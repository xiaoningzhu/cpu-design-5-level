==> flow/design.v <==
`timescale 1ns / 1ps
module total_test_dmem(reset,mem_clk,dwe,addr,wdata,rdata
    );
  input reset,mem_clk, dwe;
  input [7:0] addr;
  input [15:0] wdata;
  output reg[15:0] rdata;
  reg [15:0] d_mem[63:0];
  always @(posedge mem_clk or negedge reset)
  begin
    if(!reset)
    begin
    rdata <= 0;
    d_mem[0] <= 16'hfffd;
    d_mem[1] <= 16'h0004;
    d_mem[2] <= 16'h0005;
    d_mem[3] <= 16'hc369;
    d_mem[4] <= 16'h69c3;
    d_mem[5] <= 16'h0041;
    d_mem[6] <= 16'hffff;
    d_mem[7] <= 16'h0001;
    end
    else
    begin
      if(dwe) d_mem[addr] <= wdata;
	   else rdata <= d_mem[addr];
    end
  end
endmodule
# ---- Tool chain data of total_test_dmem
# What the tools print for total_test_dmem, step after step.
# Lines are those of the file above, counted from 1.
# Cell names lack the library's common part.
# The mark -- stands for no value.
dict set report setup {
  design {total_test_dmem}
  clock_port {mem_clk}
  lib {sky130hd}
  lib_corner {tt_025C_1v80}
}

# ---- Elaborated design
# Source: Yosys, flattened and elaborated. Widths are those after wreduce. Registers that Yosys merges into a memory's read port (data or address) are not register bits. Print and check cells do not count. Equal cells are merged and count once.
dict set report word_totals {
  reg_bits 1040
  input_bits 27
  out_inout_bits 16
  elab_cells 194
}
dict set report classes {
  eq_ne 63
  n_mux 1
  reduce_and_logical 65
}
# cell n
set ops {}
lappend ops {{16-bit case mux with 64-bit select} 1}
lappend ops {{6-bit == test (second input constant)} 32}
lappend ops {{3-bit AND reduction} 56}
lappend ops {{6-bit by 5-bit == test with 1-bit output (second input constant)} 16}
lappend ops {{6-bit by 4-bit == test with 1-bit output (second input constant)} 8}
lappend ops {{6-bit by 3-bit == test with 1-bit output (second input constant)} 4}
lappend ops {{2-bit AND reduction} 8}
lappend ops {{6-bit by 2-bit == test with 1-bit output (second input constant)} 2}
lappend ops {{6-bit by 1-bit == test with 1-bit output (second input constant)} 1}
lappend ops {{6-bit zero test} 1}

# ---- Longest topological paths
# Depth = most cells in a row (Yosys ltp): at word level without a register or memory, in the mapped netlist without a sequential cell, where the memories' decode and read muxes count.
dict set report depth {
  depth_word 2
  abc_area 0
  depth_mapped 11
  ltp_nobuf 6
}

# ---- Synthesis result
# Yosys stat after the flow's synthesis: flattened, memories mapped to cells. It holds for the ABC_AREA given above (unset counts as 0); a run with the other value may have another netlist.
# type n type_area_um2
set by_type {}
lappend by_type {edfxtp_1 896 2.69E+04}
lappend by_type {dfrtp_1 91 2.28E+03}
lappend by_type {nand3_1 453 2.27E+03}
lappend by_type {mux2_2 128 1.44E+03}
lappend by_type {dfstp_2 53 1.39E+03}
lappend by_type {nand4_1 140 875.84}
lappend by_type {a22oi_1 112 840.806}
lappend by_type {a32oi_1 92 805.773}
lappend by_type {buf_2 86 430.413}
lappend by_type {nor2_1 76 285.274}
lappend by_type {a32o_1 26 260.25}
lappend by_type {clkbuf_1 52 195.187}
lappend by_type {a22o_1 22 192.685}
lappend by_type {buf_6 17 191.434}
lappend by_type {nor4_1 26 162.656}
lappend by_type {nand2_1 39 146.39}
lappend by_type {or4_1 16 120.115}
lappend by_type {a21oi_1 23 115.11}
# Not listed: further types 43, cells in them 202.
dict set report mapped {
  stdcells 2550
  synth_area_um2 40458.8
  seqArea_um2 30575.6
  flip_flops 1040
  buf_cells 188
}

# ---- Worst setup path after synthesis
# Path of least setup slack by OpenSTA after synthesis, without wires, with an ideal clock, recovery checks aside; 20% of the period is set as input and as output delay. Where synthesis merged equal registers, the netlist keeps one of their names.
dict set report synth_timing {
  path_kind {input port to flip-flop}
  from {in addr[4]}
  to {reg d_mem[18][0]}
  period_ns 4.19
  input_delay_ns 0.838
  setup_ns 0.388
  launch_ns 0.838
  arrival_ns 2.864
  required_time_ns 3.802
  slack_ns 0.937
  path_delay_ns 2.414
  path_stages 9
  n_path_buf 6
  synth_period_reached_ns 3.253
}
# "path_delay_ns" is the arrival time less input delay plus setup time.
# "path_stages": output pins that drive a net of the path, with the launching flip-flop's if there is one; two outputs of one cell count as two.
# "synth_period_reached_ns" = period - worst setup slack (recovery checks aside). The figure is calculated, with input and output delays left at 20% of the set period.
# Between the ends stands the longest chain of elaborated cells between them, by number of cells; it is not shown to be the way that was timed. Of several equally long chains one is given.
# A line is the first line of the expression or statement that the cell stems from. Yosys adds cells for indexed reads and writes and turns some case tables into memories.
dict set report synth_via {
  cell_sequence {nor2b_1 -> clkbuf_1 -> buf_4 -> buf_4 -> buf_4 -> buf_2 -> nand3_1 -> buf_2 -> nor2_1}
  elab_chain_cells 2
  cone_cells 2
  cone_classes {eq/ne: 1; reduce/logical: 1}
}
# element line
set synth_lines {}
lappend synth_lines {{from (decl)} 5} ;# input [7:0] addr;
lappend synth_lines {{6-bit by 5-bit == test with 1-bit output} 25} ;# if(dwe) d_mem[addr] <= wdata;
lappend synth_lines {{3-bit AND reduction} --}
lappend synth_lines {{to (assign)} 25}
lappend synth_lines {{to (decl)} 8} ;# reg [15:0] d_mem[63:0];

# ---- Timing after layout
# Path of least setup slack in the final report of flow run A (OpenROAD, finished layout, wires in). Where an end is a register, its clock arrival counts in the times.
dict set report layout_timing {
  path_kind {input port to flip-flop}
  from {in addr[0]}
  to {reg rdata[4]}
  period_ns 2.15
  input_delay_ns 0.43
  setup_ns 0.08
  launch_ns 0.43
  arrival_ns 2.78
  required_time_ns 2.76
  slack_ns -0.02
  path_stages 13
  n_path_buf 7
}
# Between the ends stands the longest chain of elaborated cells between them, by number of cells; it is not shown to be the way that was timed. Of several equally long chains one is given.
dict set report layout_via {
  cell_sequence {clkdlybuf4s15_2 -> buf_12 -> buf_12 -> or4b_1 -> buf_4 -> nor2_4 -> buf_12 -> buf_12 -> a22oi_1 -> nand4_1 -> buf_4 -> nor4_4 -> a31oi_1}
  elab_chain_cells 2
  cone_cells 65
  cone_classes {eq/ne: 63; mux: 1; reduce/logical: 1}
}
# element line
set layout_lines {}
lappend layout_lines {{from (decl)} 5} ;# input [7:0] addr;
lappend layout_lines {{6-bit == test} 26} ;# else rdata <= d_mem[addr];
lappend layout_lines {{16-bit case mux with 64-bit select} 26}
lappend layout_lines {{to (assign)} 13} ;# rdata <= 0;
lappend layout_lines {{to (assign)} 26}
lappend layout_lines {{to (decl)} 7} ;# output reg[15:0] rdata;

Data sheet: physical implementation of total_test_dmem

Measured data: module total_test_dmem, platform sky130hd, 2 stored runs of the flow under differing settings, order arbitrary. Input and output delays are each 20% of the period that was set; the output load is 0.01 pF.
"achievedPeriod_ns" = clock period - worst setup slack. The figure is calculated, with input and output delays left at 20% of the set period.
By "worstPathTime_ns" is meant the share of the clock period that the worst setup path is allowed (20% is reserved at inputs, 20% at outputs), minus its slack. Clock arrival times at its registers enter into it.
"design_power_uw" rests on the timing tool's default activity at the inputs, not on a simulated workload.

[flow] flow run A: files
==> flow/run.sh <==
#!/bin/bash
# the make line also repeats the synthesis and layout settings of config.mk as NAME=value (left out here)
make -C /OpenROAD-flow-scripts/flow DESIGN_CONFIG=/design/flow/config.mk WORK_HOME=/design/flow/orfs CLKGATE_MAP_FILE= finish
==> flow/config.mk <==
export PLATFORM = sky130hd
export DESIGN_NAME = total_test_dmem
export DESIGN_NICKNAME = total_test_dmem
export VERILOG_FILES = /design/flow/design.v
export SDC_FILE = /design/flow/constraint.sdc
export NUM_CORES = 4
export LEC_CHECK = 0
export ABC_AREA = 0
export CAP_MARGIN = 30
export CELL_PAD_IN_SITES_DETAIL_PLACEMENT = 0
export CELL_PAD_IN_SITES_GLOBAL_PLACEMENT = 0
export CORE_MARGIN = 2
export CORE_UTILIZATION = 40
export CTS_CLUSTER_DIAMETER = 381
export CTS_CLUSTER_SIZE = 68
export GPL_ROUTABILITY_DRIVEN = 1
export GPL_TIMING_DRIVEN = 1
export PLACE_DENSITY_LB_ADDON = 0.14
export SLEW_MARGIN = 10
==> flow/constraint.sdc <==
create_clock -name core_clock -period 2.15 [get_ports {mem_clk}]
set_input_delay 0.4300 -clock core_clock [delete_from_list [all_inputs] [get_ports {mem_clk}]]
set_output_delay 0.4300 -clock core_clock [all_outputs]
set_load 0.01 [all_outputs]

[flow] flow run A: metrics
[metrics] setupTns_ns = -0.066
[metrics] design_power_uw = 33041
[metrics] stdcell_area_um2 = 49862.8
[metrics] post_synth_area_um2 = 40458.8
[metrics] achievedPeriod_ns = 2.168
[metrics] worstPathTime_ns = 1.74
[metrics] critical_path_kind = input port to flip-flop
[metrics] dieArea_um2 = 103707.0
[metrics] ws_setup_ns = -0.018
[metrics] post_route_util_frac = 0.498

[flow] flow run B: files
==> flow/run.sh <==
#!/bin/bash
# the make line also repeats the synthesis and layout settings of config.mk as NAME=value (left out here)
make -C /OpenROAD-flow-scripts/flow DESIGN_CONFIG=/design/flow/config.mk WORK_HOME=/design/flow/orfs CLKGATE_MAP_FILE= finish
==> flow/config.mk <==
export PLATFORM = sky130hd
export DESIGN_NAME = total_test_dmem
export DESIGN_NICKNAME = total_test_dmem
export VERILOG_FILES = /design/flow/design.v
export SDC_FILE = /design/flow/constraint.sdc
export NUM_CORES = 4
export LEC_CHECK = 0
export CAP_MARGIN = 20
export CORE_MARGIN = 2
export CORE_UTILIZATION = 40
export SLEW_MARGIN = 20
==> flow/constraint.sdc <==
create_clock -name core_clock -period 4.75 [get_ports {mem_clk}]
set_input_delay 0.9500 -clock core_clock [delete_from_list [all_inputs] [get_ports {mem_clk}]]
set_output_delay 0.9500 -clock core_clock [all_outputs]
set_load 0.01 [all_outputs]

[flow] flow run B: metrics
[metrics] setupTns_ns = 0.000
[metrics] design_power_uw = 19730
[metrics] stdcell_area_um2 = 47435.5
[metrics] post_synth_area_um2 = 40458.8
[metrics] achievedPeriod_ns = 3.890
[metrics] worstPathTime_ns = 2.94
[metrics] critical_path_kind = input port to flip-flop
[metrics] dieArea_um2 = 103707.0
[metrics] ws_setup_ns = 0.860
[metrics] post_route_util_frac = 0.474
