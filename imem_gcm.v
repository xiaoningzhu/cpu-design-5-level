==> flow/design.v <==
`timescale 1ns / 1ps
module total_test_imem(mem_clk,addr,rdata
    );
   input mem_clk;
   input [7:0] addr;
   output [15:0] rdata;
   reg [15:0] i_mem [255:0];
	assign rdata = i_mem[addr];
   always @(posedge mem_clk)
	begin
	case(addr)
	   0:i_mem[addr]=16'h4f10 ; 
		1:i_mem[addr]=16'h81b6 ; 
		2:i_mem[addr]=16'h1970 ; 
		3:i_mem[addr]=16'h1100 ; 
		4:i_mem[addr]=16'h1201 ; 
		5:i_mem[addr]=16'h8b12 ; 
		6:i_mem[addr]=16'h1b71 ; 
		7:i_mem[addr]=16'h8b02 ; 
		8:i_mem[addr]=16'h1b72 ; 
		9:i_mem[addr]=16'h1102 ; 
		10:i_mem[addr]=16'h9312 ; 
		11:i_mem[addr]=16'h1b73 ; 
		12:i_mem[addr]=16'h5321 ; 
		13:i_mem[addr]=16'h1b74 ; 
		14:i_mem[addr]=16'h9321 ; 
		15:i_mem[addr]=16'h1b75 ; 
		16:i_mem[addr]=16'h1103 ; 
		17:i_mem[addr]=16'h1204 ; 
		18:i_mem[addr]=16'h6b12 ; 
		19:i_mem[addr]=16'h1b76 ; 
		20:i_mem[addr]=16'h7312 ; 
		21:i_mem[addr]=16'h1b77 ; 
		22:i_mem[addr]=16'h7b12 ; 
		23:i_mem[addr]=16'h1b78 ; 
		24:i_mem[addr]=16'h2310 ; 
		25:i_mem[addr]=16'h1b79 ; 
		26:i_mem[addr]=16'h2311 ; 
		27:i_mem[addr]=16'h1b7a ; 
		28:i_mem[addr]=16'h2314 ; 
		29:i_mem[addr]=16'h1b7b ; 
		30:i_mem[addr]=16'h231f ; 
		31:i_mem[addr]=16'h1b7c ; 
		32:i_mem[addr]=16'h3310 ; 
		33:i_mem[addr]=16'h1b7d ; 
		34:i_mem[addr]=16'h3311 ; 
		35:i_mem[addr]=16'h1b7e ; 
		36:i_mem[addr]=16'h3318 ; 
		37:i_mem[addr]=16'h1b7f ; 
		38:i_mem[addr]=16'h331f ; 
		39:i_mem[addr]=16'h4f10 ; 
		40:i_mem[addr]=16'h1b70 ; 
		41:i_mem[addr]=16'h2b10 ; 
		42:i_mem[addr]=16'h1b71 ; 
		43:i_mem[addr]=16'h2b11 ; 
		44:i_mem[addr]=16'h1b72 ; 
		45:i_mem[addr]=16'h2b18 ; 
		46:i_mem[addr]=16'h1b73 ; 
		47:i_mem[addr]=16'h2b1f ; 
		48:i_mem[addr]=16'h1b74 ; 
		49:i_mem[addr]=16'h2b20 ; 
		50:i_mem[addr]=16'h1b75 ; 
		51:i_mem[addr]=16'h2b21 ; 
		52:i_mem[addr]=16'h1b76 ; 
		53:i_mem[addr]=16'h2b28 ; 
		54:i_mem[addr]=16'h1b77 ; 
		55:i_mem[addr]=16'h2b2f ; 
		56:i_mem[addr]=16'h1b78 ; 
		57:i_mem[addr]=16'h3b10 ; 
		58:i_mem[addr]=16'h1b79 ; 
		59:i_mem[addr]=16'h3b11 ; 
		60:i_mem[addr]=16'h1b7a ; 
		61:i_mem[addr]=16'h3b18 ; 
		62:i_mem[addr]=16'h1b7b ; 
		63:i_mem[addr]=16'h3b1f ; 
		64:i_mem[addr]=16'h1b7c ; 
		65:i_mem[addr]=16'h3b20 ; 
		66:i_mem[addr]=16'h1b7d ; 
		67:i_mem[addr]=16'h3b21 ; 
		68:i_mem[addr]=16'h1b7e ; 
		69:i_mem[addr]=16'h3b28 ; 
		70:i_mem[addr]=16'h1b7f ; 
		71:i_mem[addr]=16'h4f10 ; 
		72:i_mem[addr]=16'h3b2f ; 
		73:i_mem[addr]=16'h1b70 ; 
		74:i_mem[addr]=16'h1105 ; 
		75:i_mem[addr]=16'h1206 ; 
		76:i_mem[addr]=16'h1307 ; 
		77:i_mem[addr]=16'hc04f ; 
		78:i_mem[addr]=16'h1f71 ; 
		79:i_mem[addr]=16'hc910 ; 
		80:i_mem[addr]=16'h1f72 ; 
		81:i_mem[addr]=16'h4423 ; 
		82:i_mem[addr]=16'hf928 ; 
		83:i_mem[addr]=16'hf114 ; 
		84:i_mem[addr]=16'h1f73 ; 
		85:i_mem[addr]=16'h4433 ; 
		86:i_mem[addr]=16'hf128 ; 
		87:i_mem[addr]=16'hf918 ; 
		88:i_mem[addr]=16'h1f74 ; 
		89:i_mem[addr]=16'h6033 ; 
		90:i_mem[addr]=16'hd928 ; 
		91:i_mem[addr]=16'hd11c ; 
		92:i_mem[addr]=16'h1f75 ; 
		93:i_mem[addr]=16'h6043 ; 
		94:i_mem[addr]=16'hd128 ; 
		95:i_mem[addr]=16'hd920 ; 
		96:i_mem[addr]=16'h1f76 ; 
		97:i_mem[addr]=16'h6034 ; 
		98:i_mem[addr]=16'he928 ; 
		99:i_mem[addr]=16'he124 ; 
		100:i_mem[addr]=16'h1f77 ; 
		101:i_mem[addr]=16'h6043 ; 
		102:i_mem[addr]=16'he128 ; 
		103:i_mem[addr]=16'he927 ; 
		104:i_mem[addr]=16'h1f78 ; 
		105:i_mem[addr]=16'h0800 ; 
	default: i_mem[addr] <= {5'b00001, 11'b000_0000_0000};
	endcase
	end
endmodule
---- Reports on total_test_imem ----
The steps from the RTL of total_test_imem to its reports follow in flow order.
Line numbers count from 1 in the design file above.
Cell names lack the library's common part.
Not given: -
design
  top module .............................. total_test_imem
  clock ................................... mem_clk
  standard-cell library ................... sky130hd
  corner .................................. tt_025C_1v80

---- Word-level counts ----
Counts by Yosys on the flattened word-level netlist (proc, flatten, opt, wreduce; memories kept). Register bits leave out memories and registers merged into their read ports (data or address); mux counts leave out enables and synchronous resets folded into registers. Print and check cells are left out. Cells with the same type and inputs are merged into one.
Memory sizes are those after Yosys's memory passes, which may raise the word count (mostly to a power of two), join words into wider ones and drop unused or constant bits.
word-level totals
  bits of input ports ..................... 9
  bits in latches ......................... 0
  flip-flop bits (word level) ............. 0
  bits in writable memories ............... 4096
  memories kept ........................... 1
  ROM bits ................................ 0
  word-level cells ........................ 427
  word width x clocked read ports ......... 0
cells by class
  shift-type cells ........................ 0
  multiply operators ...................... 0
  reduce/logical cells .................... 2
  mux-type cells .......................... 213
  $lt $le $gt $ge ......................... 0
  $add $sub $neg .......................... 0
  bitwise gates (word level) .............. 106
  div/mod/pow operators ................... 0
  eq/ne operators ......................... 105
memory list
  name   depth  bits a word  rd ports  write ports  RTL line  RTL
  i_mem  256    16           1         1            7         reg [15:0] i_mem [255:0];
operators with widths
  kind                                                      number
  16-bit 2-to-1 mux                                         106
  8-bit by 7-bit == test with 1-bit output with constant B  42
  8-bit by 6-bit == test with 1-bit output with constant B  32
  8-bit by 5-bit == test with 1-bit output with constant B  16
  1-bit 2-to-1 mux                                          107
  1-bit bitwise OR                                          106
  106-bit OR reduction                                      1
  8-bit by 4-bit == test with 1-bit output with constant B  8
  8-bit by 3-bit == test with 1-bit output with constant B  4
  8-bit by 2-bit == test with 1-bit output with constant B  2
  8-bit by 1-bit == test with 1-bit output with constant B  1
  8-bit zero test                                           1

---- Logic depth ----
Depth = most cells in a row (Yosys ltp): at word level without a register or memory, in the mapped netlist without a sequential cell, where the memories' decode and read muxes count.
depth
  depth after elaboration ................. 108
  ABC_AREA ................................ 0
  gate-level depth with buffers ........... 14
  mapped depth without buffers ............ 7

---- Netlist ----
The flow's flattened synthesis, as Yosys stat reports it; memories are mapped. The netlist is that of the ABC_AREA named above (0 if unset); the other value can give another one.
cells by type
  cell      number  total area (um2)
  edfxtp_1  4096    1.23E+05
  mux4_2    1158    2.61E+04
  mux2i_1   175     1751.68
  nor2_1    306     1.15E+03
  buf_2     135     675.648
  clkbuf_1  138     517.997
  nand2_1   138     517.997
  buf_4     60      450.432
  o22ai_1   71      444.176
  buf_6     34      382.867
  a21oi_1   54      270.259
  a22oi_1   36      270.259
  o21ai_0   45      225.216
  nand3_1   43      215.206
  a22o_1    24      210.202
  buf_1     53      198.941
  o32ai_1   20      175.168
  a221oi_1  19      166.41
Other cell types: 57; their cells: 280.
mapped netlist
  standard cells after synthesis .......... 6885
  buffer cells ............................ 424
  flip-flop cells ......................... 4096
  synthesis area .......................... 158774.8 um2

---- Path before layout ----
Source: OpenSTA report_checks on the synthesized netlist (no wires, ideal clock, input and output delay 20% of the period each), path of least setup slack; recovery checks are left aside. Register names are those of the netlist, which keeps one name where synthesis merged equal registers.
timing post-synthesis
  path type ............................... input -> register
  start point ............................. input port addr[5]
  end point ............................... memory i_mem[0][9]
  setup slack ............................. -1.523 ns
  path delay .............................. 28.723 ns
  stages on the path ...................... 8
  path buffers ............................ 2
  time at the first pin ................... 6.800 ns
  period .................................. 34.0 ns
  data required time ...................... 29.513 ns
  external input delay .................... 6.800 ns
  arrival time ............................ 31.036 ns
  synthesis period reached ................ 35.523 ns
"path delay" is the arrival time less input delay plus setup time.
"stages on the path": output pins that drive a net of the path, with the launching flip-flop's if there is one; two outputs of one cell count as two.
"synthesis period reached" is the clock period less the worst setup slack; recovery checks do not enter. This is arithmetic on one report: input and output delays are still those of the set period (20% each).
Between the ends stands the longest chain of elaborated cells between them, by number of cells; it is not shown to be the way that was timed. Of several equally long chains one is given.
Each line given opens the expression or statement behind the cell; cells for indexed reads and writes are added by Yosys, which also makes memories of some case tables.
The path ends at the data pin of a flip-flop with enable; ways to the enable are not counted.
on the way, post-synthesis
  cell sequence ........................... clkbuf_1 > or4b_2 > clkbuf_1 > nor2_1 > nor4_1 > o2111ai_1 > o22ai_1 > a2111oi_0
  cells in the longest elaborated chain ... 108
  elaborated cells on any way between the ends .. 319
  classes of those cells .................. eq/ne (105); mux (212); reduce/logical (2)
RTL lines, path post-synthesis
  item                                      RTL line  RTL
  start, declared                           5         input [7:0] addr;
  8-bit by 1-bit == test with 1-bit output  11        case(addr)
  1-bit 2-to-1 mux                          11
  16-bit 2-to-1 mux x106                    -
  end, declared                             7         reg [15:0] i_mem [255:0];

---- Worst path after layout ----
Path of least setup slack in the final report of flow run A (OpenROAD, finished layout, wires in). Where an end is a register, its clock arrival counts in the times.
timing post-layout
  path type ............................... input -> output
  start point ............................. input port addr[0]
  end point ............................... output port rdata[10]
  setup slack ............................. 14.21 ns
  arrival time ............................ 14.43 ns
  data required time ...................... 28.64 ns
  output delay ............................ 7.16 ns
  path buffers ............................ 7
  period .................................. 35.8 ns
  time at the first pin ................... 7.16 ns
  external input delay .................... 7.16 ns
  stages on the path ...................... 12
Between the ends stands the longest chain of elaborated cells between them, by number of cells; it is not shown to be the way that was timed. Of several equally long chains one is given.
The chain passes a memory read, where the word-level depth is cut; so it can be longer than that depth.
on the way, post-layout
  cell sequence ........................... buf_16 > buf_4 > buf_4 > buf_4 > buf_4 > buf_12 > mux4_2 > mux4_2 > a22oi_1 > and3_1 > nand4_1 > clkdlybuf4s50_1
  cells in the longest elaborated chain ... 1
  elaborated cells on any way between the ends .. 1
  classes of those cells .................. memory (1)
RTL lines, path post-layout
  item                 RTL line  RTL
  start, declared      5         input [7:0] addr;
  memory 256 x 16 bit  7         reg [15:0] i_mem [255:0];
  end, declared        6         output [15:0] rdata;

Add stored flow runs of total_test_imem

Flow measurements of total_test_imem on sky130hd: 2 stored runs with different settings, listed in no order. Input and output delays are each 20% of the period that was set; the output load is 0.01 pF.
"achieved clock period" = clock period - worst setup slack. The figure is calculated, with input and output delays left at 20% of the set period.
By "time used up by the worst setup path" is meant the share of the clock period that the worst setup path is allowed (20% is reserved at inputs, 20% at outputs), minus its slack. Clock arrival times at its registers enter into it.
"power": no workload was simulated; the value follows from the tool's default switching activity.

---- flow run A ----
settings
  period_ns = 35.8
  CORE_UTILIZATION = 39
  CAP_MARGIN = 20
  CORE_MARGIN = 2
  SLEW_MARGIN = 20
results
  chip area in the Yosys report ........... 158774.8 um2
  area inside the die boundary ............ 412235.0 um2
  standard-cell area after layout ......... 181131.0 um2
  post-layout utilization ................. 44.6%
  setup slack of the critical path ........ 14.213 ns
  setup total negative slack .............. 0.000 ns
  worst hold slack in the final report .... 7.249 ns
  power ................................... 10286 uW
  achieved clock period ................... 21.587 ns
  time used up by the worst setup path .... 7.27 ns
  worst setup path type ................... input -> output

---- flow run B ----
settings
  period_ns = 28.5
  CORE_UTILIZATION = 66
  SETUP_SLACK_MARGIN = 0.33
  PLACE_DENSITY_LB_ADDON = 0.12
  CORE_ASPECT_RATIO = 0.85
  CELL_PAD_IN_SITES_GLOBAL_PLACEMENT = 2
  GPL_TIMING_DRIVEN = 1
  GPL_ROUTABILITY_DRIVEN = 0
  CTS_CLUSTER_SIZE = 42
  CAP_MARGIN = 20
  CORE_MARGIN = 2
  SLEW_MARGIN = 20
results
  chip area in the Yosys report ........... 158774.8 um2
  area inside the die boundary ............ 244518.0 um2
  standard-cell area after layout ......... 177241.0 um2
  post-layout utilization ................. 74.3%
  setup slack of the critical path ........ 9.505 ns
  setup total negative slack .............. 0.000 ns
  worst hold slack in the final report .... 5.896 ns
  power ................................... 12618 uW
  achieved clock period ................... 18.995 ns
  time used up by the worst setup path .... 7.60 ns
  worst setup path type ................... input -> output
